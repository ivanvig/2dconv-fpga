==> flow/design.v <==
`timescale 1ns / 1ps
module Convolutor #(
    parameter BIT_LEN       = 8,
    parameter CONV_LEN      = 20,
    parameter CONV_LPOS     = 13,
    parameter M_LEN         = 3,
    localparam BIT_ARRAY    = BIT_LEN*M_LEN
    )(
    output [CONV_LPOS-1:0]  o_data,
    input [BIT_LEN-1:0]     i_dato0,
    input [BIT_LEN-1:0]     i_dato1,
    input [BIT_LEN-1:0]     i_dato2,
    input i_selecK_I,  
    input i_reset,
    input i_valid,
    input i_CLK
    );
    reg signed [BIT_ARRAY-1:0]  kernel [0:M_LEN-1];    
    reg signed [BIT_ARRAY-1:0]  imagen [0:M_LEN-1];
    reg signed [CONV_LPOS-1:0]  conv_reg;
    reg signed [CONV_LEN-3:0]   parcial0,parcial1;
    wire signed [CONV_LEN-1:0]   resultado;
    reg signed [(2*BIT_LEN)-1:0] array_prod [0:(M_LEN*M_LEN)-1];
    integer ptr0 , ptr1, i;
    integer shift;
    assign {o_data[CONV_LPOS-1],o_data[CONV_LPOS-2:0]}= {~conv_reg[CONV_LPOS-1], conv_reg[CONV_LPOS-2:0]};
    always @( posedge i_CLK) begin
        if(i_reset) begin
            for(shift=0; shift < M_LEN; shift = shift +1) begin
                imagen[shift]<={BIT_ARRAY{1'b0}};
                kernel[shift]<={BIT_ARRAY{1'b0}};
            end 
            conv_reg<={CONV_LPOS{1'b0}};
        end
        else if(i_valid)begin
            case (i_selecK_I)
                1'b1: begin
                    for( shift = 0; shift < M_LEN-1; shift = shift +1)
                        imagen[shift]<=imagen[shift+1];
                    imagen[M_LEN-1]<={i_dato2,i_dato1,i_dato0};
                    conv_reg<= resultado[CONV_LEN-2:CONV_LEN-CONV_LPOS-1];
                end
                1'b0: begin
                    for( shift = 0; shift < M_LEN-1; shift = shift +1)
                        kernel[shift]<=kernel[shift+1];
                    kernel[M_LEN-1]<={i_dato2,i_dato1,i_dato0};
                    conv_reg<=conv_reg;
                end
            endcase
        end
        else begin 
            for (shift =0 ; shift<M_LEN;shift=shift+1) begin: elseequ
                imagen[shift]<=imagen[shift];
                kernel[shift]<=kernel[shift];
            end
            conv_reg<=conv_reg;
        end
    end
    always@(posedge i_CLK)
        for(i = 0 ; i < (M_LEN*M_LEN) ; i=i+1) begin
            array_prod[i] =
                $signed(kernel[i/3][((i%3)+1)*BIT_LEN-1 -: BIT_LEN])*
                $signed(imagen[i/3][((i%3)+1)*BIT_LEN-1 -: BIT_LEN]);
        end
    always @(*) begin
        parcial0=0;
        for(ptr0 = 0 ; ptr0 < 4; ptr0 = ptr0 +1)begin
            parcial0 = parcial0 + array_prod[ptr0];
        end
    end
    always @(*) begin
        parcial1=0;
        for(ptr1 = 0 ; ptr1 < 4; ptr1 = ptr1 +1)begin
            parcial1 = parcial1 + array_prod[4+ptr1]; 
        end
    end
    assign  resultado = parcial0 + parcial1 + array_prod[8];
endmodule
From RTL to reports: Convolutor

Tool output for the design above, in the order of the flow.
Lines are those of the file above, counted from 1.
Library cell names are shortened.
A cell with - has no value.

Design top: Convolutor
Clock: i_CLK
Library: sky130hd
Library corner: tt_025C_1v80

After elaboration

Source: Yosys, flattened and elaborated. Widths are those after wreduce. Registers that Yosys merges into a memory's read port (data or address) are not register bits. Print and check cells do not count. Equal cells are merged and count once.

Flip-flop bits (word level): 301
Bits of input ports: 28
Output and inout bits: 13
Cells after elaboration: 38

Add/subtract/negate cells: 8
$mul: 9
Multiplexer cells: 1
Bitwise gates (word level): 2
Reductions and logical operators: 2

Operators by type and width:

| operator                   | number |
| multiplier 8 x 8 -> 16 bit | 9 |
| adder 17 x 16 -> 18 bit    | 2 |
| adder 18 x 16 -> 18 bit    | 2 |
| adder 16 x 16 -> 17 bit    | 2 |
| adder 18 x 18 -> 19 bit    | 1 |
| adder 19 x 16 -> 19 bit    | 1 |
| two-way mux 13 bit         | 1 |
| AND reduction 2 bit        | 2 |
| inverter 1 bit             | 2 |

Longest topological paths

Longest topological path by Yosys (ltp), each cell counted once; first at word level (registers and memories cut), then after technology mapping (sequential cells cut; the memories' decode and read muxes count).

Word-level depth: 6
ABC_AREA: 0
Mapped depth: 19
Gate-level depth less buffers: 18

Mapped cells and area

Yosys stat after the flow's synthesis: flattened, memories mapped to cells. It holds for the ABC_AREA given above (unset counts as 0); a run with the other value may have another netlist.
The area totals of this step are shown rounded.

Cells by type:

| cell type | number | area in all (µm²) |
| fa_1      | 608    | 1.22E+04 |
| dfxtp_1   | 301    | 6.03E+03 |
| ha_1      | 277    | 3.47E+03 |
| inv_1     | 865    | 3.25E+03 |
| and2_1    | 371    | 2.32E+03 |
| nand2_1   | 473    | 1.78E+03 |
| xnor2_1   | 127    | 1.11E+03 |
| a21oi_1   | 203    | 1.02E+03 |
| clkbuf_1  | 128    | 480.461 |
| nor2b_1   | 54     | 337.824 |
| a21o_1    | 31     | 232.723 |
| nor2_1    | 61     | 228.97 |
| nand2b_1  | 33     | 206.448 |
| xor2_1    | 19     | 166.41 |
| o21ai_0   | 32     | 160.154 |
| nand3_1   | 24     | 120.115 |
| a211oi_1  | 12     | 90.086 |
| buf_4     | 12     | 90.086 |

Other cell types: 39; their cells: 150.

Cell count: 3781
Cell area after synthesis: 34300 µm²
Sequential area: 6030 µm²
Flip-flop cells: 301
Buffer cells: 149

Path before layout

Source: OpenSTA report_checks on the synthesized netlist (no wires, ideal clock, input and output delay 20% of the period each), path of least setup slack; recovery checks are left aside. Register names are those of the netlist, which keeps one name where synthesis merged equal registers.

Kind: register to register
From: reg imagen[2][10]
To: reg array_prod[7][14]
Clock period: 4.9 ns
Library setup time: 0.079 ns
Time at the first pin: 0.000 ns
Arrival time: 4.161 ns
Required time: 4.821 ns
Path slack: 0.660 ns
Path delay: 4.240 ns
Driving pins on the path: 18
Buffers on the path: 1
Synthesis period reached: 4.24 ns

"path delay" = arrival - input delay + setup time.
"driving pins on the path" counts driving pins, that of a launching flip-flop among them; a cell with two outputs on the path counts twice.
"synthesis period reached" is the clock period less the worst setup slack; recovery checks do not enter. This is arithmetic on one report: input and output delays are still those of the set period (20% each).
Between the ends stands the longest chain of elaborated cells between them, by number of cells; it is not shown to be the way that was timed. Of several equally long chains one is given.
A line is the first line of the expression or statement that the cell stems from. Yosys adds cells for indexed reads and writes and turns some case tables into memories.

Cell sequence: dfxtp_1 clkbuf_1 and2_1 fa_1 inv_1 fa_1 inv_1 fa_1 inv_1 fa_1 inv_1 ha_1 o21ai_0 a21boi_0 o21ai_0 a21oi_1 or4_1 o211ai_1
Cells in the longest elaborated chain: 1
Elaborated cells between the ends (all ways): 1
RTL lines with such cells: 1
Those cells by class: mul: 1

Ends and longest elaborated chain, post-synthesis:

| what                       | line | source |
| start: declaration         | 19   | `reg signed [BIT_ARRAY-1:0]  imagen [0:M_LEN-1];` |
| start: assignment          | 30   | `imagen[shift]<={BIT_ARRAY{1'b0}};` |
| start: assignment          | 40   | `imagen[M_LEN-1]<={i_dato2,i_dato1,i_dato0};` |
| multiplier 8 x 8 -> 16 bit | 62   | `$signed(kernel[i/3][((i%3)+1)*BIT_LEN-1 -: BIT_LEN])*` |
| end: assignment            | 61   | `array_prod[i] =` |
| end: declaration           | 23   | `reg signed [(2*BIT_LEN)-1:0] array_prod [0:(M_LEN*M_LEN)-1];` |

Worst path after layout

Path of least setup slack in the final report of stored run 1 (OpenROAD, finished layout, wires in). Where an end is a register, its clock arrival counts in the times.

Kind: register to register
From: reg imagen[1][2]
To: reg array_prod[3][15]
Clock period: 6.95 ns
Library setup time: 0.11 ns
Time at the first pin: 0.61 ns
Arrival time: 5.52 ns
Required time: 7.44 ns
Path slack: 1.92 ns
Driving pins on the path: 15
Buffers on the path: 1

Between the ends stands the longest chain of elaborated cells between them, by number of cells; it is not shown to be the way that was timed. Of several equally long chains one is given.
A register here has more assigning lines than the two given.

Cell sequence: dfxtp_1 clkbuf_1 nand2_1 fa_1 fa_1 inv_1 fa_1 inv_1 fa_1 inv_1 ha_1 and3_1 a211oi_1 a21oi_1 xnor2_1
Cells in the longest elaborated chain: 1
Elaborated cells between the ends (all ways): 1
RTL lines with such cells: 1
Those cells by class: mul: 1

Ends and longest elaborated chain, after layout:

| what                       | line | source |
| start: declaration         | 19   | `reg signed [BIT_ARRAY-1:0]  imagen [0:M_LEN-1];` |
| start: assignment          | 39   | `imagen[shift]<=imagen[shift+1];` |
| start: assignment          | 53   | `imagen[shift]<=imagen[shift];` |
| multiplier 8 x 8 -> 16 bit | 62   | `$signed(kernel[i/3][((i%3)+1)*BIT_LEN-1 -: BIT_LEN])*` |
| end: assignment            | 61   | `array_prod[i] =` |
| end: declaration           | 23   | `reg signed [(2*BIT_LEN)-1:0] array_prod [0:(M_LEN*M_LEN)-1];` |

Lab notebook: Convolutor

Stored flow runs of Convolutor (2 of them; Yosys, OpenROAD, sky130hd). They differ in their settings and are not a sequence. Constraints: input delay and output delay 20% of the set period each, output load 0.01 pF.
"reached clock period" is the run's clock period less its worst setup slack. It is reckoned from that one timing run; input and output delays stay at 20% of the period that was set.
"time of the worst setup path" is the time allowed to the run's worst setup path (the clock period less input and output delay, where it has them) less its slack. Clock arrival times count: a late capture clock shortens it, a late launch clock lengthens it.
"overall power" is the tool's figure for a default switching activity; nothing was simulated.
The measured numbers are rounded.
Settings: - = not set for that run.

| name                                      | stored run 1         | stored run 2         |
| period_ns                                 | 6.95                 | 4.79                 |
| CORE_UTILIZATION                          | 18                   | 40                   |
| SETUP_SLACK_MARGIN                        | -0.17                | -0.39                |
| PLACE_DENSITY_LB_ADDON                    | 0.24                 | -                    |
| CORE_MARGIN                               | 7                    | 2                    |
| CELL_PAD_IN_SITES_GLOBAL_PLACEMENT        | 1                    | -                    |
| CELL_PAD_IN_SITES_DETAIL_PLACEMENT        | 0                    | -                    |
| GPL_TIMING_DRIVEN                         | 0                    | -                    |
| CTS_CLUSTER_SIZE                          | 79                   | -                    |
| CAP_MARGIN                                | 20                   | 20                   |
| SLEW_MARGIN                               | 20                   | 20                   |
| worst setup slack after layout (ns)       | 1.92                 | 0.229                |
| netlist area reported by Yosys (µm²)      | 34300                | 34300                |
| time of the worst setup path (ns)         | 5.03                 | 4.56                 |
| worst setup path type                     | register to register | register to register |
| post-route setup TNS (ns)                 | 0.000                | 0.000                |
| utilization after layout (%)              | 20.7                 | 43.8                 |
| reached clock period (ns)                 | 5.034                | 4.561                |
| worst hold slack in the final report (ns) | 0.473                | 0.447                |
| overall die area (µm²)                    | 203000               | 88200                |
| standard-cell area after layout (µm²)     | 39400                | 37300                |
| overall power (mW)                        | 5.11                 | 7.03                 |
